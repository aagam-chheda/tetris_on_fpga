==> flow/design.v <==
`timescale 1ns / 1ps
module debouncer_delayed(
    input clk, reset,
    input noisy,
    output debounced
    );
    wire timer_done, timer_reset;
    wire reset_n = ~reset;
    debouncer_delayed_fsm FSM0(
        .clk(clk),
        .reset_n(reset_n),
        .noisy(noisy),
        .timer_done(timer_done),
        .timer_reset(timer_reset),
        .debounced(debounced)
    );
    timer_parameter #(.FINAL_VALUE(1_999_999)) T0(
        .clk(clk),
        .reset_n(~timer_reset),
        .enable(~timer_reset),
        .done(timer_done)
    );
endmodule
`timescale 1ns / 1ps
module debouncer_delayed_fsm(
    input clk, reset_n,
    input noisy, timer_done,
    output timer_reset, debounced
    );
    reg [1:0] state_reg, state_next;
    parameter s0 = 0, s1 = 1, s2 = 2, s3 = 3;
    always @(posedge clk)
    begin
        if (~reset_n)
            state_reg <= 0;
        else
            state_reg <= state_next;
    end
    always @(*)
    begin
        state_next = state_reg;
        case(state_reg)
            s0: if (~noisy)
                    state_next = s0;
                else if (noisy)
                    state_next = s1;
            s1: if (~noisy)
                    state_next = s0;
                else if (noisy & ~timer_done)
                    state_next = s1;
                else if (noisy & timer_done)
                    state_next = s2;
            s2: if (~noisy)
                    state_next = s3;
                else if (noisy)
                    state_next = s2;
            s3: if (noisy)
                    state_next = s2;
                else if (~noisy & ~timer_done)
                    state_next = s3;
                else if (~noisy & timer_done)
                    state_next = s0;
            default: state_next = s0;                                             
        endcase
    end
    assign timer_reset = (state_reg == s0) | (state_reg == s2);
    assign debounced = (state_reg == s2) | (state_reg == s3);
endmodule
`timescale 1ns / 1ps
module timer_parameter
    #(parameter FINAL_VALUE = 255)(
    input clk,
    input reset_n,
    input enable,
    output done
    );
    localparam BITS = $clog2(FINAL_VALUE);
    reg [BITS - 1:0] Q_reg, Q_next;
    always @(posedge clk)
    begin
        if (~reset_n)
            Q_reg <= 'b0;
        else if(enable)
            Q_reg <= Q_next;
        else
            Q_reg <= Q_reg;
    end
    assign done = Q_reg == FINAL_VALUE;
    always @(*)
        Q_next = done? 'b0: Q_reg + 1;
endmodule
Reports on debouncer_delayed
What the tools print for debouncer_delayed, step after step.
Line numbers count from 1 in the design file above.
Cell names lack the library's common part.
{"block": "inputs", "top_module": "debouncer_delayed", "clk_port": "clk", "lib": "sky130hd", "pvt_corner": "tt_025C_1v80"}

After elaboration
Yosys after proc, flatten, opt, wreduce and memory -nomap, before mapping. Memory bits, and registers merged into a memory's read port (data or address), are not among the register bits. Print and check cells are not counted. Equal cells are merged and count once.
{"block": "word_totals", "ff_bits": 23, "in_bits": 3, "out_inout_bits": 1, "word_cells": 29}
{"block": "op_classes", "add_sub_neg": 1, "n_eq": 6, "muxes": 9, "n_logic": 8, "n_reduce_logical": 3}
{"block": "op_table", "operator": "adder 21 x 1 -> 21 bit (second input constant)", "n": 1}
{"block": "op_table", "operator": "equality test 21 bit (second input constant)", "n": 1}
{"block": "op_table", "operator": "two-way mux 2 bit", "n": 6}
{"block": "op_table", "operator": "inequality test 4 x 2 -> 1 bit (second input constant)", "n": 2}
{"block": "op_table", "operator": "case mux 2 bit (select 4 bit)", "n": 1}
{"block": "op_table", "operator": "bitwise AND 1 bit", "n": 4}
{"block": "op_table", "operator": "equality test 2 bit (second input constant)", "n": 2}
{"block": "op_table", "operator": "OR 1 bit", "n": 2}
{"block": "op_table", "operator": "inverter 1 bit", "n": 2}
{"block": "op_table", "operator": "equality test 2 x 1 -> 1 bit (second input constant)", "n": 1}
{"block": "op_table", "operator": "zero test 2 bit", "n": 1}
{"block": "op_table", "operator": "AND reduction 2 bit", "n": 1}
{"block": "op_table", "operator": "OR reduction 2 bit", "n": 1}
{"block": "op_table", "operator": "two-way mux 1 bit", "n": 2}

Depth
Longest topological path by Yosys (ltp), each cell counted once; first at word level (registers and memories cut), then after technology mapping (sequential cells cut; the memories' decode and read muxes count).
{"block": "depth", "ltp_word": 6, "abc_area": 0, "ltp_mapped": 6, "ltp_nobuf": 5}

Mapped cells and area
Source: synth_stat.txt of the flow (Yosys; design flattened, memories mapped). It holds for the ABC_AREA given above (unset counts as 0); a run with the other value may have another netlist.
{"block": "mapped", "cells": 127, "synth_area_um2": 1129.8, "seqArea_um2": 500.5, "flip_flops": 25, "n_buf": 5}
{"block": "types", "cell_type": "dfxtp_1", "n": 25, "type_area_um2": 500.48}
{"block": "types", "cell_type": "xor2_1", "n": 8, "type_area_um2": 70.067}
{"block": "types", "cell_type": "nor2_1", "n": 14, "type_area_um2": 52.55}
{"block": "types", "cell_type": "nand3_1", "n": 9, "type_area_um2": 45.043}
{"block": "types", "cell_type": "a21oi_1", "n": 8, "type_area_um2": 40.038}
{"block": "types", "cell_type": "o21ai_0", "n": 7, "type_area_um2": 35.034}
{"block": "types", "cell_type": "nand4_1", "n": 5, "type_area_um2": 31.28}
{"block": "types", "cell_type": "or3_1", "n": 5, "type_area_um2": 31.28}
{"block": "types", "cell_type": "xnor2_1", "n": 3, "type_area_um2": 26.275}
{"block": "types", "cell_type": "buf_6", "n": 2, "type_area_um2": 22.522}
{"block": "types", "cell_type": "inv_1", "n": 6, "type_area_um2": 22.522}
{"block": "types", "cell_type": "o31ai_1", "n": 3, "type_area_um2": 22.522}
{"block": "types", "cell_type": "or4_1", "n": 3, "type_area_um2": 22.522}
{"block": "types", "cell_type": "and2_1", "n": 3, "type_area_um2": 18.768}
{"block": "types", "cell_type": "and3_1", "n": 3, "type_area_um2": 18.768}
{"block": "types", "cell_type": "nor4b_1", "n": 2, "type_area_um2": 17.517}
{"block": "types", "cell_type": "o21ai_4", "n": 1, "type_area_um2": 16.266}
{"block": "types", "cell_type": "nand2_1", "n": 4, "type_area_um2": 15.014}
Other cell types: 15; their cells: 16.
By module: a second synthesis without flattening, with its own total; a netlist apart from the flattened one above.
{"block": "hier_totals", "hier_cells": 141, "area_unflattened_um2": 1219.9}
Each row is one instance without its submodules.
{"block": "by_module", "module": "timer_parameter #(FINAL_VALUE=1999999)", "n_inst": 1, "n_cells": 121, "area_um2": 1046.0, "seq_area_um2": 420.4}
{"block": "by_module", "module": "debouncer_delayed_fsm", "n_inst": 1, "n_cells": 18, "area_um2": 166.4, "seq_area_um2": 80.1}
{"block": "by_module", "module": "debouncer_delayed", "n_inst": 1, "n_cells": 2, "area_um2": 7.5, "seq_area_um2": 0.0}

Worst setup path after synthesis
OpenSTA on the mapped netlist: ideal clock, no wires. The path of least setup slack (recovery checks aside). Input and output delay are each 20% of the period. Register names are those of the netlist, which keeps one name where synthesis merged equal registers.
{"block": "synth_timing", "path_type": "register to register", "from": "register T0.Q_reg[8]", "to": "register T0.Q_reg[18]", "tclk_ps": 1930, "setup_time_ps": 126, "launch_ps": 0, "t_arrival_ps": 1580, "required_time_ps": 1804, "slack_ps": 224, "delay_ps": 1706, "stages": 6, "path_buffers": 1, "synth_period_reached_ps": 1706}
"delay_ps" = arrival - input delay + setup time.
"stages" counts driving pins, that of a launching flip-flop among them; a cell with two outputs on the path counts twice.
"synth_period_reached_ps" = period - worst setup slack (recovery checks aside). The figure is calculated, with input and output delays left at 20% of the set period.
The rows between start and end are the longest chain of elaborated cells between them; the timing report does not say that the signal goes this way. Where chains are equally long, one stands for them.
A line is the first line of the expression or statement that the cell stems from. Yosys adds cells for indexed reads and writes and turns some case tables into memories.
At most two assigning lines are given for a register; there are more.
{"block": "synth_via", "cell_sequence": "dfxtp_1 -> or3b_1 -> or4_4 -> o21ai_4 -> buf_6 -> a21oi_1", "elab_chain_len": 2, "cells_between": 3, "lines_between": 2, "classes_between": "1 x add/sub; 1 x eq/ne; 1 x reduce/logical"}
{"block": "synth_lines", "item": "from (decl)", "line_no": 78, "rtl": "reg [BITS - 1:0] Q_reg, Q_next;"}
{"block": "synth_lines", "item": "from (assign)", "line_no": 84, "rtl": "Q_reg <= Q_next;"}
{"block": "synth_lines", "item": "from (assign)", "line_no": 86, "rtl": "Q_reg <= Q_reg;"}
{"block": "synth_lines", "item": "equality test 21 bit", "line_no": 88, "rtl": "assign done = Q_reg == FINAL_VALUE;"}
{"block": "synth_lines", "item": "OR reduction 2 bit"}
{"block": "synth_lines", "item": "to (assign)", "line_no": 84}
{"block": "synth_lines", "item": "to (assign)", "line_no": 86}
{"block": "synth_lines", "item": "to (decl)", "line_no": 78}

Timing after layout
From the final timing report of run 1: the path of least setup slack in the routed layout; clock arrival at registers is part of the times.
The report prints the path's times to 10 ps; the period is as set.
{"block": "layout_timing", "path_type": "register to register", "from": "register T0.Q_reg[20]", "to": "register T0.Q_reg[20]", "tclk_ps": 1330, "setup_time_ps": 110, "launch_ps": 270, "t_arrival_ps": 1830, "required_time_ps": 1490, "slack_ps": -330, "stages": 6, "path_buffers": 1}
The rows between start and end are the longest chain of elaborated cells between them; the timing report does not say that the signal goes this way. Where chains are equally long, one stands for them.
At most two assigning lines are given for a register; there are more.
{"block": "layout_via", "cell_sequence": "dfxtp_2 -> or3b_4 -> or4_4 -> o21ai_4 -> buf_6 -> a21oi_1", "elab_chain_len": 2, "cells_between": 3, "lines_between": 2, "classes_between": "1 x add/sub; 1 x eq/ne; 1 x reduce/logical"}
{"block": "layout_lines", "item": "from (decl)", "line_no": 78, "rtl": "reg [BITS - 1:0] Q_reg, Q_next;"}
{"block": "layout_lines", "item": "from (assign)", "line_no": 84, "rtl": "Q_reg <= Q_next;"}
{"block": "layout_lines", "item": "from (assign)", "line_no": 86, "rtl": "Q_reg <= Q_reg;"}
{"block": "layout_lines", "item": "equality test 21 bit", "line_no": 88, "rtl": "assign done = Q_reg == FINAL_VALUE;"}
{"block": "layout_lines", "item": "OR reduction 2 bit"}
{"block": "layout_lines", "item": "to (assign)", "line_no": 84}
{"block": "layout_lines", "item": "to (assign)", "line_no": 86}
{"block": "layout_lines", "item": "to (decl)", "line_no": 78}

Subject: flow runs of debouncer_delayed

Hi,

Stored flow runs of debouncer_delayed (2 of them; Yosys, OpenROAD, sky130hd). They differ in their settings and are not a sequence. Constraints: input delay and output delay 20% of the set period each, output load 0.01 pF.
"achieved_period_ps" means the clock period less the worst setup slack. The figure is calculated, with input and output delays left at 20% of the set period.
"worst_setup_path_time_ps" means the part of the period allowed to the worst setup path (the constraints hold back 20% at inputs and 20% at outputs) less its slack; where the path has registers, the arrival times of their clocks count too.
"power.total_w" is the tool's figure for a default switching activity; nothing was simulated.
"worst_setup_path_time_ps" is given in steps of 10 ps.

{"run": "run 1", "settings": { "period_ns": 1.33, "CORE_UTILIZATION": 16, "SETUP_SLACK_MARGIN": 0.14, "PLACE_DENSITY_LB_ADDON": 0.14, "CORE_MARGIN": 8, "CELL_PAD_IN_SITES_GLOBAL_PLACEMENT": 3, "TNS_END_PERCENT": 5, "ABC_AREA": 0, "GPL_ROUTABILITY_DRIVEN": 0, "CTS_CLUSTER_SIZE": 23, "CTS_CLUSTER_DIAMETER": 205, "SLEW_MARGIN": 20, "CAP_MARGIN": 20 }, "results": { "synth_area_um2": 1129.8, "total_die_area_um2": 10006.0, "finalCellArea_um2": 1636.6, "layout_utilization_pct": 24.0, "fin_ws_ps": -334, "holdWs_ps": 481, "power.total_w": 0.001308, "achieved_period_ps": 1664, "worst_setup_path_time_ps": 1660, "critical_path_kind": "register to register" }}
{"run": "run 2", "settings": { "period_ns": 1.97, "CORE_UTILIZATION": 64, "SETUP_SLACK_MARGIN": -0.18, "PLACE_DENSITY_LB_ADDON": 0.15, "CORE_ASPECT_RATIO": 1.39, "TNS_END_PERCENT": 60, "CTS_CLUSTER_DIAMETER": 260, "SLEW_MARGIN": 0, "MIN_ROUTING_LAYER": "met1", "CAP_MARGIN": 20, "CORE_MARGIN": 2 }, "results": { "synth_area_um2": 1129.8, "total_die_area_um2": 2121.9, "finalCellArea_um2": 1211.2, "layout_utilization_pct": 74.9, "fin_ws_ps": 115, "holdWs_ps": 482, "power.total_w": 0.00078, "achieved_period_ps": 1855, "worst_setup_path_time_ps": 1460, "critical_path_kind": "register to output" }}

Regards

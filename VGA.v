==> flow/design.v <==
`timescale 1ns / 1ps
module VGA(
    input clk, reset,
    input [11:0] SW,
    output reg hsync, vsync,
    output reg [11:0] vga,
    output [9:0] x,y
    );
    reg [1:0] clk_vga;
    always @(posedge clk) begin
        if (reset) clk_vga <= 0;
        else clk_vga <= clk_vga + 1'b1;
    end
    wire tick_25M = (clk_vga == 2'b11) ? 1 : 0;
   localparam HD = 640;   
   localparam HF = 16;    
   localparam HB = 48;    
   localparam HR = 96;    
   localparam HT = HD+HF+HB+HR;  
   localparam VD = 480;   
   localparam VF = 10;    
   localparam VB = 33;    
   localparam VR = 2;     
   localparam VT = VD+VF+VB+VR;  
   reg [9:0] hcount, vcount;
   reg [9:0] hcount_next, vcount_next;
   always @(*) begin
    if (tick_25M) begin
        hcount_next = (hcount==HT-1) ? 0 : hcount + 1;
        if (hcount == HT-1) vcount_next = (vcount==VT-1) ? 0 : vcount + 1;
        else vcount_next = vcount;
    end
    else begin
        hcount_next = hcount;
        vcount_next = vcount;
    end
   end
   always @(posedge clk) begin
    if (reset) {hcount,vcount} <= 'b0;
    else begin
        hcount <= hcount_next;
        vcount <= vcount_next;
    end
   end
   wire display_area_on = (hcount < HD) && (vcount < VD);
   wire hsync_next = ((hcount>=(HD+HF)) && (hcount<=(HD+HF+HR-1))) ? 0 : 1;
   wire vsync_next = ((vcount>=(VD+VF)) && (vcount<=(VD+VF+VR-1))) ? 0 : 1;
   wire [11:0] vga_next = (display_area_on) ? SW : 0;
   always @(posedge clk) begin
    if (reset) {hsync,vsync,vga} <= 0;
    else begin
        hsync <= hsync_next;
        vsync <= vsync_next;
        vga <= vga_next;
    end
   end
   assign x = hcount;
   assign y = vcount;
endmodule
# == Reports on VGA ==
# Tool output for the design above, in the order of the flow.
# Line numbers count from 1 in the design file above.
# Library cell names are shortened.
# A cell with -- has no value.
# setup
top_module,VGA
clk_port,clk
lib,sky130hd
lib_corner,tt_025C_1v80

# == Word level ==
# Counts by Yosys on the flattened word-level netlist (proc, flatten, opt, wreduce; memories kept). Register bits leave out memories and registers merged into their read ports (data or address); mux counts leave out enables and synchronous resets folded into registers. Print and check cells are left out. Cells with the same type and inputs are merged into one.
# word_totals
inputBits,14
output_inout_bits,34
wordCells,29
reg_bits,36
# op_classes
n_reduce_logical,5
compare,6
muxes,5
bitwise,1
equal,3
addsub,3
# ops
operator,n
adder 10 x 1 -> 10 bit with constant B,2
equality test 10 bit with constant B,2
two-way mux 10 bit,2
greater-or-equal comparator 10 bit with constant B,1
less-or-equal comparator 10 bit with constant B,1
less-than comparator 10 bit with constant B,1
greater-or-equal comparator 10 x 9 -> 1 bit with constant B,1
less-or-equal comparator 10 x 9 -> 1 bit with constant B,1
less-than comparator 10 x 9 -> 1 bit with constant B,1
logical AND 1 bit,3
two-way mux 1 bit,3
adder 2 x 1 -> 2 bit with constant B,1
equality test 2 bit with constant B,1
AND reduction 2 bit,1
OR reduction 2 bit,1
inverter 1 bit,1

# == Longest topological paths ==
# Yosys ltp: most cells in a row. Word level: on the elaborated netlist, between registers, memories and ports. Mapped: between sequential cells and ports; inverters and the memories' decode and read muxes count.
# depth
depth_word,4
ABC_AREA,0
mapped_depth,7
ltp_nobuf,6

# == Mapped cells and area ==
# Yosys stat after the flow's synthesis: flattened, memories mapped to cells. It holds for the ABC_AREA given above (unset counts as 0); a run with the other value may have another netlist.
# The area totals of this step are shown rounded.
# by_type
type,n,area_total_um2
dfxtp_1,36,720.691
and2_1,12,75.072
ha_1,5,62.56
nor2_1,13,48.797
a21oi_1,9,45.043
nand4_1,7,43.792
or3_1,7,43.792
xor2_1,5,43.792
nand2_1,11,41.29
o21ai_0,7,35.034
xnor2_1,4,35.034
nand3_1,6,30.029
and4_1,3,26.275
nor4b_4,1,23.773
nand4_4,1,21.27
and3_1,3,18.768
inv_1,5,18.768
a41oi_1,2,17.517
# Not listed: further types 18, cells in them 24.
# mapped
ff_cells,36
cell_count,161
buffers,7
mapped_area_um2,1520
sequential_area_um2,721

# == Worst setup path after synthesis ==
# Path of least setup slack by OpenSTA after synthesis, without wires, with an ideal clock, recovery checks aside; 20% of the period is set as input and as output delay. Where synthesis merged equal registers, the netlist keeps one of their names.
# synth_timing
path_kind,register to register
start,register clk_vga[0]
end,register vcount[8]
tclk_ps,2580
stages,7
t_required_ps,2514
t_arrival_ps,1660
setup_ps,66
slack_ps,854
delay_ps,1726
launch_ps,0
path_buffers,1
period_less_setup_slack_ps,1726
# "delay_ps" = arrival - input delay + setup time.
# "stages" counts driving pins, that of a launching flip-flop among them; a cell with two outputs on the path counts twice.
# "period_less_setup_slack_ps" = period - worst setup slack (recovery checks aside). The figure is calculated, with input and output delays left at 20% of the set period.
# Between the ends stands the longest chain of elaborated cells between them, by number of cells; it is not shown to be the way that was timed. Of several equally long chains one is given.
# Each line given opens the expression or statement behind the cell; cells for indexed reads and writes are added by Yosys, which also makes memories of some case tables.
# synth_between
path_cell_list,dfxtp_1 > ha_1 > buf_2 > and4_1 > nand4_4 > or4_4 > a21oi_2
elab_chain_cells,3
cells_between,3
lines_between,1
classes_between,eq/ne: 1; mux: 1; reduce/logical: 1
# synth_rtl
item,line_no,source
from (decl),9,reg [1:0] clk_vga;
from (assign),11,if (reset) clk_vga <= 0;
from (assign),12,else clk_vga <= clk_vga + 1'b1;
equality test 2 bit,14,wire tick_25M = (clk_vga == 2'b11) ? 1 : 0;
two-way mux 1 bit,14,
AND reduction 2 bit,--,
to (assign),42,vcount <= vcount_next;
to (decl),25,"reg [9:0] hcount, vcount;"

# == Path in the finished layout ==
# Path of least setup slack in the final report of flow run A (OpenROAD, finished layout, wires in). Where an end is a register, its clock arrival counts in the times.
# The path's times are printed in steps of 10 ps; the period is the one set.
# layout_timing
path_kind,register to register
start,register vcount[0]
end,register vcount[7]
t_required_ps,1670
path_buffers,0
launch_ps,290
t_arrival_ps,1790
slack_ps,-120
tclk_ps,1490
stages,7
setup_ps,120
# Between the ends stands the longest chain of elaborated cells between them, by number of cells; it is not shown to be the way that was timed. Of several equally long chains one is given.
# layout_between
path_cell_list,dfxtp_4 > inv_4 > ha_4 > nand4_1 > or4_4 > o21bai_4 > a21oi_1
elab_chain_cells,2
cells_between,3
lines_between,1
classes_between,add/sub: 1; eq/ne: 1; mux: 1
# layout_rtl
item,line_no,source
from (decl),25,"reg [9:0] hcount, vcount;"
from (assign),42,vcount <= vcount_next;
adder 10 x 1 -> 10 bit,30,if (hcount == HT-1) vcount_next = (vcount==VT-1) ? 0 : vcount + 1;
two-way mux 10 bit,30,
to (assign),42,
to (decl),25,

Data sheet: physical implementation of VGA

Settings and measured results of 2 stored flow runs for module VGA (sky130hd), not sorted in any way. The constraints put input and output delay at 20% of the set period each and load the outputs with 0.01 pF.
"clock_period_reached_ps" means the clock period less the worst setup slack. The figure is calculated, with input and output delays left at 20% of the set period.
"worst_path_allowed_less_slack_ps" means the part of the period allowed to the worst setup path (the constraints hold back 20% at inputs and 20% at outputs) less its slack; where the path has registers, the arrival times of their clocks count too.
By "total_power_uw" is meant OpenSTA's value without simulated activity: inputs other than the clock are taken to toggle once in ten clock periods, and the tool carries that through the logic.
"worst_path_allowed_less_slack_ps" is given in steps of 10 ps.
Measured values are rounded.

Flow run A, flow files:
==> flow/run.sh <==
#!/bin/bash
# the make line also repeats the synthesis and layout settings of config.mk as NAME=value (left out here)
make -C /OpenROAD-flow-scripts/flow DESIGN_CONFIG=/design/flow/config.mk WORK_HOME=/design/flow/orfs CLKGATE_MAP_FILE= finish
==> flow/config.mk <==
export PLATFORM = sky130hd
export DESIGN_NAME = VGA
export DESIGN_NICKNAME = VGA
export VERILOG_FILES = /design/flow/design.v
export SDC_FILE = /design/flow/constraint.sdc
export NUM_CORES = 4
export LEC_CHECK = 0
export CAP_MARGIN = 20
export CELL_PAD_IN_SITES_GLOBAL_PLACEMENT = 2
export CORE_ASPECT_RATIO = 0.87
export CORE_MARGIN = 2
export CORE_UTILIZATION = 43
export CTS_CLUSTER_DIAMETER = 99
export SLEW_MARGIN = 20
export TNS_END_PERCENT = 80
==> flow/constraint.sdc <==
create_clock -name core_clock -period 1.49 [get_ports {clk}]
set_input_delay 0.2980 -clock core_clock [delete_from_list [all_inputs] [get_ports {clk}]]
set_output_delay 0.2980 -clock core_clock [all_outputs]
set_load 0.01 [all_outputs]

==> results of flow run A, as CSV <==
result,value
synthArea_um2,1520
final_setup_tns_ps,-1020
worst_setup_slack_ps,-123
total_power_uw,2000
stdcell_area_um2,2530
worst_path_allowed_less_slack_ps,1610
critical_path_type,"register to register"
clock_period_reached_ps,1613
die_footprint_um2,4030

Flow run B, flow files:
==> flow/run.sh <==
#!/bin/bash
# the make line also repeats the synthesis and layout settings of config.mk as NAME=value (left out here)
make -C /OpenROAD-flow-scripts/flow DESIGN_CONFIG=/design/flow/config.mk WORK_HOME=/design/flow/orfs CLKGATE_MAP_FILE= finish
==> flow/config.mk <==
export PLATFORM = sky130hd
export DESIGN_NAME = VGA
export DESIGN_NICKNAME = VGA
export VERILOG_FILES = /design/flow/design.v
export SDC_FILE = /design/flow/constraint.sdc
export NUM_CORES = 4
export LEC_CHECK = 0
export ABC_AREA = 1
export CAP_MARGIN = 20
export CORE_ASPECT_RATIO = 1.45
export CORE_MARGIN = 9
export CORE_UTILIZATION = 27
export GPL_TIMING_DRIVEN = 1
export PLACE_DENSITY_LB_ADDON = 0.09
export SETUP_SLACK_MARGIN = 0.59
export SLEW_MARGIN = 20
export TNS_END_PERCENT = 85
==> flow/constraint.sdc <==
create_clock -name core_clock -period 2.64 [get_ports {clk}]
set_input_delay 0.5280 -clock core_clock [delete_from_list [all_inputs] [get_ports {clk}]]
set_output_delay 0.5280 -clock core_clock [all_outputs]
set_load 0.01 [all_outputs]

==> results of flow run B, as CSV <==
result,value
synthArea_um2,1630
final_setup_tns_ps,0
worst_setup_slack_ps,733
total_power_uw,1060
stdcell_area_um2,2270
worst_path_allowed_less_slack_ps,1380
critical_path_type,"register to output"
clock_period_reached_ps,1907
die_footprint_um2,9180
